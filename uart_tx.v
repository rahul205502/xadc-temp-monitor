==> flow/design.v <==
module uart_tx #(
    parameter CLK_FREQ = 100_000_000,
    parameter BAUD     = 115200
)(
    input  wire        clk,
    input  wire        rst,
    input  wire        en,
    input  wire        send,
    input  wire [15:0] data,
    output reg         tx
);
    localparam integer BAUD_DIV = CLK_FREQ / BAUD;
    reg [$clog2(BAUD_DIV)-1:0] baud_cnt;
    reg baud_tick;
    always @(posedge clk) begin
        if (!en) begin
            baud_cnt  <= 0;
            baud_tick <= 0;
        end else if (baud_cnt == BAUD_DIV-1) begin
            baud_cnt  <= 0;
            baud_tick <= 1;
        end else begin
            baud_cnt  <= baud_cnt + 1;
            baud_tick <= 0;
        end
    end
    localparam IDLE  = 2'd0,
               START = 2'd1,
               DATA  = 2'd2,
               STOP  = 2'd3;
    reg [1:0]  state;
    reg [4:0]  bit_cnt;
    reg [15:0] shift_reg;
    always @(posedge clk) begin
        if (!en) begin
            state   <= IDLE;
            tx      <= 1'b1;
            bit_cnt <= 0;
        end else if (rst) begin
            shift_reg <= 16'h0000;
            bit_cnt   <= 0;
            state     <= START;
        end else if (baud_tick) begin
            case (state)
                IDLE: begin
                    tx <= 1'b1;
                    if (send) begin
                        shift_reg <= data;
                        bit_cnt   <= 0;
                        state     <= START;
                    end
                end
                START: begin
                    tx    <= 1'b0;    
                    state <= DATA;
                end
                DATA: begin
                    tx <= shift_reg[bit_cnt];
                    if (bit_cnt == 15)
                        state <= STOP;
                    else
                        bit_cnt <= bit_cnt + 1;
                end
                STOP: begin
                    tx    <= 1'b1;    
                    state <= IDLE;
                end
            endcase
        end
    end
endmodule
## Step by step through the tools: uart_tx

The steps from the RTL of uart_tx to its reports follow in flow order.
Lines are those of the file above, counted from 1.
Cell names lack the library's common part.
A cell with - has no value.

| set-up | value |
|---|---|
| top | uart_tx |
| clock input | clk |
| standard-cell library | sky130hd |
| timing corner | tt_025C_1v80 |

## Word level

Yosys after proc, flatten, opt, wreduce and memory -nomap, before mapping. Memory bits, and registers merged into a memory's read port (data or address), are not among the register bits. Print and check cells are not counted. Equal cells are merged and count once.

| operators by class | value |
|---|---|
| add/subtract/negate cells | 2 |
| eq/ne operators | 10 |
| shift operators | 1 |
| multiplexer cells | 13 |
| bitwise logic cells | 2 |
| reductions and logical operators | 15 |

Operator list:

| operator | number |
|---|---|
| 16-bit 2-to-1 mux | 3 |
| 16-bit by 5-bit indexed select with 1-bit output | 1 |
| 4-bit AND reduction | 4 |
| 10-bit by 1-bit adder with 10-bit output (second input constant) | 1 |
| 10-bit == test (second input constant) | 1 |
| 5-bit case mux with 2-bit select | 1 |
| 5-bit 2-to-1 mux | 2 |
| 2-bit nonzero test | 4 |
| 2-bit case mux with 4-bit select | 1 |
| 2-bit != test (second input constant) | 3 |
| 2-bit OR reduction | 3 |
| 3-bit != test (second input constant) | 2 |
| 5-bit by 1-bit adder with 5-bit output (second input constant) | 1 |
| 5-bit by 4-bit == test with 1-bit output (second input constant) | 1 |
| 5-bit nonzero test | 1 |
| 2-bit == test (second input constant) | 2 |
| 4-bit nonzero test | 1 |
| 2-bit 2-to-1 mux | 2 |
| 1-bit case mux with 3-bit select | 1 |
| 1-bit 2-to-1 mux | 3 |
| 1-bit NOT | 2 |
| 2-bit by 1-bit == test with 1-bit output (second input constant) | 1 |
| 2-bit zero test | 1 |
| 2-bit AND reduction | 1 |

| bit counts | value |
|---|---|
| register bits after elaboration | 35 |
| input bits | 20 |
| elaborated cells | 50 |

## Depth

Depth = most cells in a row (Yosys ltp): at word level without a register or memory, in the mapped netlist without a sequential cell, where the memories' decode and read muxes count.

| logic depth | value |
|---|---|
| depth in word-level cells | 5 |
| ABC_AREA | 1 |
| depth in mapped cells | 13 |
| mapped depth without buffers | 11 |

## Mapped cells and area

Source: synth_stat.txt of the flow (Yosys; design flattened, memories mapped). It holds for the ABC_AREA given above (unset counts as 0); a run with the other value may have another netlist.

| mapped netlist | value |
|---|---|
| mapped cells | 220 |
| cell area after synthesis | 1769.2 um^2 |
| flip-flop cells | 37 |
| buffer cells | 4 |

Cells by type:

| cell | number |
|---|---|
| edfxtp_1 | 16 |
| dfxtp_1 | 21 |
| inv_1 | 46 |
| nand2_1 | 36 |
| nor2_1 | 31 |
| nand3_1 | 17 |
| ha_1 | 3 |
| a21oi_1 | 7 |
| nand2_2 | 4 |
| nor3_1 | 5 |
| o21ai_0 | 5 |
| buf_6 | 2 |
| nor3b_1 | 3 |
| xor2_1 | 2 |
| a211oi_1 | 2 |
| o211ai_1 | 2 |
| nor3b_2 | 1 |
| inv_2 | 3 |

Other cell types: 13; their cells: 14.

## Path before layout

Path of least setup slack by OpenSTA after synthesis, without wires, with an ideal clock, recovery checks aside; 20% of the period is set as input and as output delay. Where synthesis merged equal registers, the netlist keeps one of their names.

| timing path post-synthesis | value |
|---|---|
| kind | input -> register |
| from | in rst |
| to | reg shift_reg[0] |
| clock period | 2250 ps |
| setup time | 390 ps |
| launch time at the first pin | 450 ps |
| arrival | 1496 ps |
| required time | 1860 ps |
| setup slack | 363 ps |
| delay of the path | 1436 ps |
| stages on the path | 5 |
| period reached after synthesis | 1887 ps |

"delay of the path" = arrival - input delay + setup time.
"stages on the path" counts driving pins, that of a launching flip-flop among them; a cell with two outputs on the path counts twice.
"period reached after synthesis" = period - worst setup slack (recovery checks aside). The figure is calculated, with input and output delays left at 20% of the set period.
The rows between start and end are the longest chain of elaborated cells between them; the timing report does not say that the signal goes this way. Where chains are equally long, one stands for them.
A line is the first line of the expression or statement that the cell stems from. Yosys adds cells for indexed reads and writes and turns some case tables into memories.

| between the ends, post-synthesis | value |
|---|---|
| cells stage by stage | buf_2 > inv_1 > nand2_1 > inv_1 > nor2_1 |
| length of the longest elaborated chain | 2 |

Ends and longest elaborated chain, post-synthesis:

| item | RTL line | RTL |
|---|---|---|
| start: declaration | 6 | `input  wire        rst,` |
| 2-bit nonzero test | - |  |
| 4-bit AND reduction | - |  |
| end: assignment | 40 | `shift_reg <= 16'h0000;` |
| end: assignment | 48 | `shift_reg <= data;` |
| end: declaration | 33 | `reg [15:0] shift_reg;` |

2 stored runs of uart_tx in the flow (synthesis by Yosys, layout by OpenROAD, sky130hd cells), in arbitrary order. Constraints: input delay and output delay 20% of the set period each, output load 0.01 pF.

#### Run 1

| setting | value |
|---|---|
| period_ns | `1.16` |
| CORE_UTILIZATION | `69` |
| SETUP_SLACK_MARGIN | `-0.02` |
| PLACE_DENSITY_LB_ADDON | `0.17` |
| CORE_ASPECT_RATIO | `1.24` |
| CORE_MARGIN | `9` |
| TNS_END_PERCENT | `45` |
| ABC_AREA | `1` |
| CTS_CLUSTER_SIZE | `46` |
| CAP_MARGIN | `20` |
| SLEW_MARGIN | `20` |

Did not finish, clock tree synthesis stopped with DPL-0038.

#### Run 2

| setting | value |
|---|---|
| period_ns | `1.44` |
| CORE_UTILIZATION | `63` |
| SETUP_SLACK_MARGIN | `-0.05` |
| PLACE_DENSITY_LB_ADDON | `0.29` |
| HOLD_SLACK_MARGIN | `-0.01` |
| CORE_ASPECT_RATIO | `1.41` |
| CELL_PAD_IN_SITES_DETAIL_PLACEMENT | `1` |
| TNS_END_PERCENT | `55` |
| GPL_ROUTABILITY_DRIVEN | `0` |
| CTS_CLUSTER_SIZE | `67` |
| SLEW_MARGIN | `40` |
| MIN_ROUTING_LAYER | `met2` |
| MAX_ROUTING_LAYER | `met5` |
| CAP_MARGIN | `20` |
| CORE_MARGIN | `2` |

Did not finish, placement stopped with DPL-0033.
